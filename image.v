==> flow/design.v <==
module image(input vga_clk, input arst_n, output reg [7:0] red, output reg [7:0] green, output reg [7:0] blue);
   reg [19:0] row_counter;
   reg [1:0]  rgb_state;
   reg [19:0] current_pixel;
   always@(posedge vga_clk, negedge arst_n) begin
      if (arst_n == 1'b0) begin
	 row_counter <= 'b0;
	 rgb_state <= 2'b00;
	 current_pixel <= 'b0;
      end
      else begin
	 if(current_pixel >= 20'd420000) begin
	    current_pixel <= 20'b0;
	 end
	 else begin
	    current_pixel <= current_pixel + 1'b1;
	    if(current_pixel >= 20'd384000) begin
	       rgb_state <= rgb_state;
	       current_pixel <= current_pixel + 1'b1;
	    end
	    else begin
	       if(row_counter >= 19'd128000) begin
		  row_counter <= 'b0;
		  case(rgb_state)
		    2'b00: begin
		       rgb_state <= 2'b01;
		    end
		    2'b01: begin
		       rgb_state <= 2'b10;
		    end
		    2'b10: begin
		       rgb_state <= 2'b00;
		    end
		    default: begin
		       rgb_state <= 2'bxx;
		    end
		  endcase  
	       end
	       else begin
		  row_counter <= row_counter + 1'b1;
	       end
	    end  
	 end
      end  
   end  
   always@(*) begin
      case(rgb_state)
	2'b00: begin
	   red = 8'hFF;
	   green = 8'h00;
	   blue = 8'h00;
	end
	2'b01: begin
	   red = 8'h00;
	   green = 8'hFF;
	   blue = 8'h00;
	end
	2'b10: begin
	   red = 8'h00;
	   green = 8'h00;
	   blue = 8'hFF;
	end
	default: begin
	   red = 8'bx;
	   green = 8'bx;
	   blue = 8'bx;
	end
      endcase  
   end  
endmodule
module image2(input vga_clk, input arst_n, output reg [7:0] red, output reg [7:0] green, output reg [7:0] blue);
   reg [19:0] current_pixel;
   reg	      is_different;
   always@(posedge vga_clk, negedge arst_n) begin
      if (arst_n == 1'b0) begin
	 is_different <= 1'b0;
	 current_pixel <= 20'b0;
      end
      else begin
	 if(current_pixel >= 20'd420000 - 1'b1) begin
	    current_pixel <= 20'b0;
	 end
	 else begin
	    current_pixel <= current_pixel + 1'b1;
	    if(current_pixel >= 20'd384000 - 1'b1) begin
	       red <= 8'b0;
	       green <= 8'b0;
	       blue <= 8'b0;
	    end
	    else begin
	       if(current_pixel >= 20'd192000 - 1'b1 && current_pixel <= 20'd192800 - 1'b1) begin
		  red <= 8'hFF;
		  green <= 8'h00;
		  blue <= 8'hff;
	       end
	       else begin
		  red <= 8'hFF;
		  green <= 8'hC0;
		  blue <= 8'hCB;
	       end
	    end  
	 end  
      end  
   end  
endmodule
module image3(input vga_clk, input arst_n, output [7:0] red, output [7:0] green, output [7:0] blue);
   reg [7:0] gradient;
   reg [19:0] current_pixel;
   reg [2:0]  count5;
   always@(posedge vga_clk, negedge arst_n) begin
      if(arst_n == 1'b0) begin
	 gradient <= 'b0;
	 current_pixel <= 'b0;
      end
      else begin
	 if(current_pixel >= 20'd420000 - 1'b1) begin
	    current_pixel <= 20'b0;
	 end
	 else begin
	    current_pixel <= current_pixel + 1'b1;
	 end
	 if(count5 == 3'd5) begin
	    count5 <= 3'd0;
	    gradient <= gradient + 2'd2;
	 end
	 else begin
	    count5 <= count5 + 1'b1;
	 end
      end
   end
   assign red = current_pixel >= 30'd384000 - 1'b1 ? 8'b0 : gradient;
   assign blue = current_pixel >= 30'd384000 - 1'b1 ? 8'b0 : gradient + 8'd85;
   assign green = current_pixel >= 30'd384000 - 1'b1 ? 8'b0 : gradient + 8'd170;
endmodule  
======== Tool chain data of image3 ========
Tool output for the design above, in the order of the flow.
Line numbers count from 1 in the design file above.
The mark - stands for no value.
set-up
  top ..................................... image3
  clock ................................... vga_clk
  library ................................. sky130hd
  corner .................................. tt_025C_1v80

======== Elaborated design ========
Yosys after proc, flatten, opt, wreduce and memory -nomap, before mapping. Enables and synchronous resets that opt folds into registers are not counted as muxes. Memory bits, and registers merged into a memory's read port (data or address), are not among the register bits. Print and check cells are not counted. Equal cells are merged and count once.
bit counts
  register bits after elaboration ......... 31
  input bits .............................. 2
  word-level cells ........................ 15
  output and inout bits ................... 24
cells by class
  equality and inequality tests ........... 1
  add/sub/neg operators ................... 5
  order comparisons ....................... 2
  mux-type cells .......................... 4
operators with widths
  operator                                                                        count
  20-bit by 19-bit greater-or-equal comparator with 1-bit output with constant B  2
  8-bit two-way mux                                                               3
  20-bit by 1-bit adder with 20-bit output with constant B                        1
  20-bit two-way mux                                                              1
  8-bit by 2-bit adder with 8-bit output with constant B                          1
  8-bit by 7-bit adder with 8-bit output with constant B                          1
  8-bit adder with constant B                                                     1
  3-bit by 1-bit adder with 3-bit output with constant B                          1
  3-bit == test with constant B                                                   1

======== Longest topological paths ========
Yosys ltp: most cells in a row. Word level: on the elaborated netlist, between registers, memories and ports. Mapped: between sequential cells and ports; inverters and the memories' decode and read muxes count.
logic depth
  depth after elaboration ................. 2
  ABC_AREA ................................ 0
  gate-level depth with buffers ........... 7
  mapped depth without buffers ............ 6

======== After synthesis ========
The flow's flattened synthesis, as Yosys stat reports it; memories are mapped. The netlist is that of the ABC_AREA named above (0 if unset); the other value can give another one.
Totals and module areas in this step are rounded.
mapped netlist
  flip-flops .............................. 30
  cells in the netlist .................... 198
  area of sequential cells ................ 766 µm²
  buffers ................................. 13
  synthesis area .......................... 1820 µm²
cell types
  cell type                  count  total area (µm²)
  sky130_fd_sc_hd__dfrtp_1   27     675.648
  sky130_fd_sc_hd__xnor2_1   22     192.685
  sky130_fd_sc_hd__nor2_1    40     150.144
  sky130_fd_sc_hd__edfxtp_1  3      90.086
  sky130_fd_sc_hd__ha_1      6      75.072
  sky130_fd_sc_hd__xor2_1    7      61.309
  sky130_fd_sc_hd__nand3_1   12     60.058
  sky130_fd_sc_hd__nand4_4   2      42.541
  sky130_fd_sc_hd__and2_1    6      37.536
  sky130_fd_sc_hd__nand2_1   10     37.536
  sky130_fd_sc_hd__nor4_1    5      31.28
  sky130_fd_sc_hd__a21oi_1   6      30.029
  sky130_fd_sc_hd__buf_4     4      30.029
  sky130_fd_sc_hd__nor3_1    6      30.029
  sky130_fd_sc_hd__clkbuf_1  7      26.275
  sky130_fd_sc_hd__inv_1     7      26.275
  sky130_fd_sc_hd__nand4_1   4      25.024
  sky130_fd_sc_hd__o311a_4   1      21.27
Not listed: further types 20, cells in them 23.

======== Timing after synthesis ========
Path of least setup slack by OpenSTA after synthesis, without wires, with an ideal clock, recovery checks aside; 20% of the period is set as input and as output delay. Where synthesis merged equal registers, the netlist keeps one of their names.
path post-synthesis
  path type ............................... reg-to-output
  start point ............................. reg current_pixel[0]
  end point ............................... out red[1]
  time at the first pin ................... 0.000 ns
  path delay .............................. 1.857 ns
  external output delay ................... 0.570 ns
  required time ........................... 2.280 ns
  stages on the path ...................... 8
  setup slack ............................. 0.423 ns
  arrival ................................. 1.857 ns
  buffers on the path ..................... 1
  period .................................. 2.85 ns
  synthesis period reached ................ 2.427 ns
"path delay" is the arrival time less input delay plus setup time.
A path that ends at an output port has no setup time.
"stages on the path" counts driving pins, that of a launching flip-flop among them; a cell with two outputs on the path counts twice.
"synthesis period reached" is the clock period less the worst setup slack; recovery checks do not enter. This is arithmetic on one report: input and output delays are still those of the set period (20% each).
The rows between start and end are the longest chain of elaborated cells between them; the timing report does not say that the signal goes this way. Where chains are equally long, one stands for them.
Each line given opens the expression or statement behind the cell; cells for indexed reads and writes are added by Yosys, which also makes memories of some case tables.
A register here has more assigning lines than the two given.
between the ends, post-synthesis
  path through ............................ sky130_fd_sc_hd__dfrtp_1 sky130_fd_sc_hd__ha_1 sky130_fd_sc_hd__nand4_4 sky130_fd_sc_hd__o311a_4 sky130_fd_sc_hd__o21ai_4 sky130_fd_sc_hd__inv_4 sky130_fd_sc_hd__and2_1 sky130_fd_sc_hd__buf_4
  cells in the longest elaborated chain ... 2
  elaborated cells between the ends (all ways) .. 2
  classes of those cells .................. compare: 1; mux: 1
ends and longest elaborated chain, post-synthesis
  item                                                            RTL line  RTL
  start, declared                                                 108       reg [19:0] current_pixel;
  start, assigned                                                 113       current_pixel <= 'b0;
  start, assigned                                                 120       current_pixel <= current_pixel + 1'b1;
  20-bit by 19-bit greater-or-equal comparator with 1-bit output  131       assign red = current_pixel >= 30'd384000 - 1'b1 ? 8'b0 : gradient;
  8-bit two-way mux                                               131
  end, declared                                                   106       module image3(input vga_clk, input arst_n, output [7:0] red, output [7:0] green, output [7:0] blue);
Nets of the timed path that keep an RTL name, with a line that drives or declares them; the list need not be complete.
nets with RTL names, path post-synthesis
  net      RTL line  RTL
  blue[0]  132       assign blue = current_pixel >= 30'd384000 - 1'b1 ? 8'b0 : gradient + 8'd85;
  blue[1]  132

======== Timing after layout ========
From the final timing report of run 1: the path of least setup slack in the routed layout; clock arrival at registers is part of the times.
path after layout
  path type ............................... reg-to-output
  start point ............................. reg current_pixel[0]
  end point ............................... out green[2]
  external output delay ................... 0.50 ns
  time at the first pin ................... 0.27 ns
  required time ........................... 1.99 ns
  period .................................. 2.49 ns
  setup slack ............................. 0.00 ns
  stages on the path ...................... 9
  buffers on the path ..................... 2
  arrival ................................. 1.99 ns
The rows between start and end are the longest chain of elaborated cells between them; the timing report does not say that the signal goes this way. Where chains are equally long, one stands for them.
A register here has more assigning lines than the two given.
between the ends, after layout
  path through ............................ sky130_fd_sc_hd__dfrtp_1 sky130_fd_sc_hd__ha_4 sky130_fd_sc_hd__nand4_4 sky130_fd_sc_hd__o311a_4 sky130_fd_sc_hd__o21ai_4 sky130_fd_sc_hd__buf_6 sky130_fd_sc_hd__inv_6 sky130_fd_sc_hd__and2_1 sky130_fd_sc_hd__buf_2
  cells in the longest elaborated chain ... 2
  elaborated cells between the ends (all ways) .. 2
  classes of those cells .................. compare: 1; mux: 1
ends and longest elaborated chain, after layout
  item                                                            RTL line  RTL
  start, declared                                                 108       reg [19:0] current_pixel;
  start, assigned                                                 113       current_pixel <= 'b0;
  start, assigned                                                 120       current_pixel <= current_pixel + 1'b1;
  20-bit by 19-bit greater-or-equal comparator with 1-bit output  133       assign green = current_pixel >= 30'd384000 - 1'b1 ? 8'b0 : gradient + 8'd170;
  8-bit two-way mux                                               133
  end, declared                                                   106       module image3(input vga_clk, input arst_n, output [7:0] red, output [7:0] green, output [7:0] blue);

FLOW RESULTS
============

Measured data: module image3, platform sky130hd, 2 stored runs of the flow under differing settings, order arbitrary. Input and output delays are each 20% of the period that was set; the output load is 0.01 pF.
By "achieved clock period" is meant the clock period of the run minus its worst setup slack. This is arithmetic on one report: input and output delays are still those of the set period (20% each).
"total power after layout" is the tool's figure for a default switching activity; nothing was simulated.
The results are shown rounded.

======== run 1 ========
==> flow/run.sh <==
#!/bin/bash
# the make line also repeats the synthesis and layout settings of config.mk as NAME=value (left out here)
make -C /OpenROAD-flow-scripts/flow DESIGN_CONFIG=/design/flow/config.mk WORK_HOME=/design/flow/orfs CLKGATE_MAP_FILE= finish
==> flow/config.mk <==
export PLATFORM = sky130hd
export DESIGN_NAME = image3
export DESIGN_NICKNAME = image3
export VERILOG_FILES = /design/flow/design.v
export SDC_FILE = /design/flow/constraint.sdc
export NUM_CORES = 4
export LEC_CHECK = 0
export CAP_MARGIN = 20
export CORE_MARGIN = 2
export CORE_UTILIZATION = 28
export SLEW_MARGIN = 20
==> flow/constraint.sdc <==
create_clock -name core_clock -period 2.49 [get_ports {vga_clk}]
set_input_delay 0.4980 -clock core_clock [delete_from_list [all_inputs] [get_ports {vga_clk}]]
set_output_delay 0.4980 -clock core_clock [all_outputs]
set_load 0.01 [all_outputs]

-------- measured, run 1 --------
  netlist area reported by Yosys .......... 1820 µm²
  standard-cell area of the final layout .. 2330 µm²
  lowest setup slack ...................... -0.001 ns
  achieved clock period ................... 2.491 ns
  utilization after layout ................ 0.369
  sum of negative setup slack ............. -0.001 ns
  die outline area ........................ 7180 µm²
  smallest hold slack ..................... 0.559 ns
  total power after layout ................ 0.00167 W

======== run 2 ========
==> flow/run.sh <==
#!/bin/bash
# the make line also repeats the synthesis and layout settings of config.mk as NAME=value (left out here)
make -C /OpenROAD-flow-scripts/flow DESIGN_CONFIG=/design/flow/config.mk WORK_HOME=/design/flow/orfs CLKGATE_MAP_FILE= finish
==> flow/config.mk <==
export PLATFORM = sky130hd
export DESIGN_NAME = image3
export DESIGN_NICKNAME = image3
export VERILOG_FILES = /design/flow/design.v
export SDC_FILE = /design/flow/constraint.sdc
export NUM_CORES = 4
export LEC_CHECK = 0
export ABC_AREA = 1
export CAP_MARGIN = 30
export CORE_MARGIN = 2
export CORE_UTILIZATION = 39
export CTS_CLUSTER_DIAMETER = 245
export GPL_ROUTABILITY_DRIVEN = 1
export GPL_TIMING_DRIVEN = 1
export MIN_ROUTING_LAYER = met2
export PLACE_DENSITY_LB_ADDON = 0.26
export SLEW_MARGIN = 5
==> flow/constraint.sdc <==
create_clock -name core_clock -period 3.01 [get_ports {vga_clk}]
set_input_delay 0.6020 -clock core_clock [delete_from_list [all_inputs] [get_ports {vga_clk}]]
set_output_delay 0.6020 -clock core_clock [all_outputs]
set_load 0.01 [all_outputs]

-------- measured, run 2 --------
  netlist area reported by Yosys .......... 2120 µm²
  standard-cell area of the final layout .. 2500 µm²
  lowest setup slack ...................... 0.191 ns
  achieved clock period ................... 2.819 ns
  utilization after layout ................ 0.483
  sum of negative setup slack ............. 0.000 ns
  die outline area ........................ 6050 µm²
  smallest hold slack ..................... 0.525 ns
  total power after layout ................ 0.00142 W
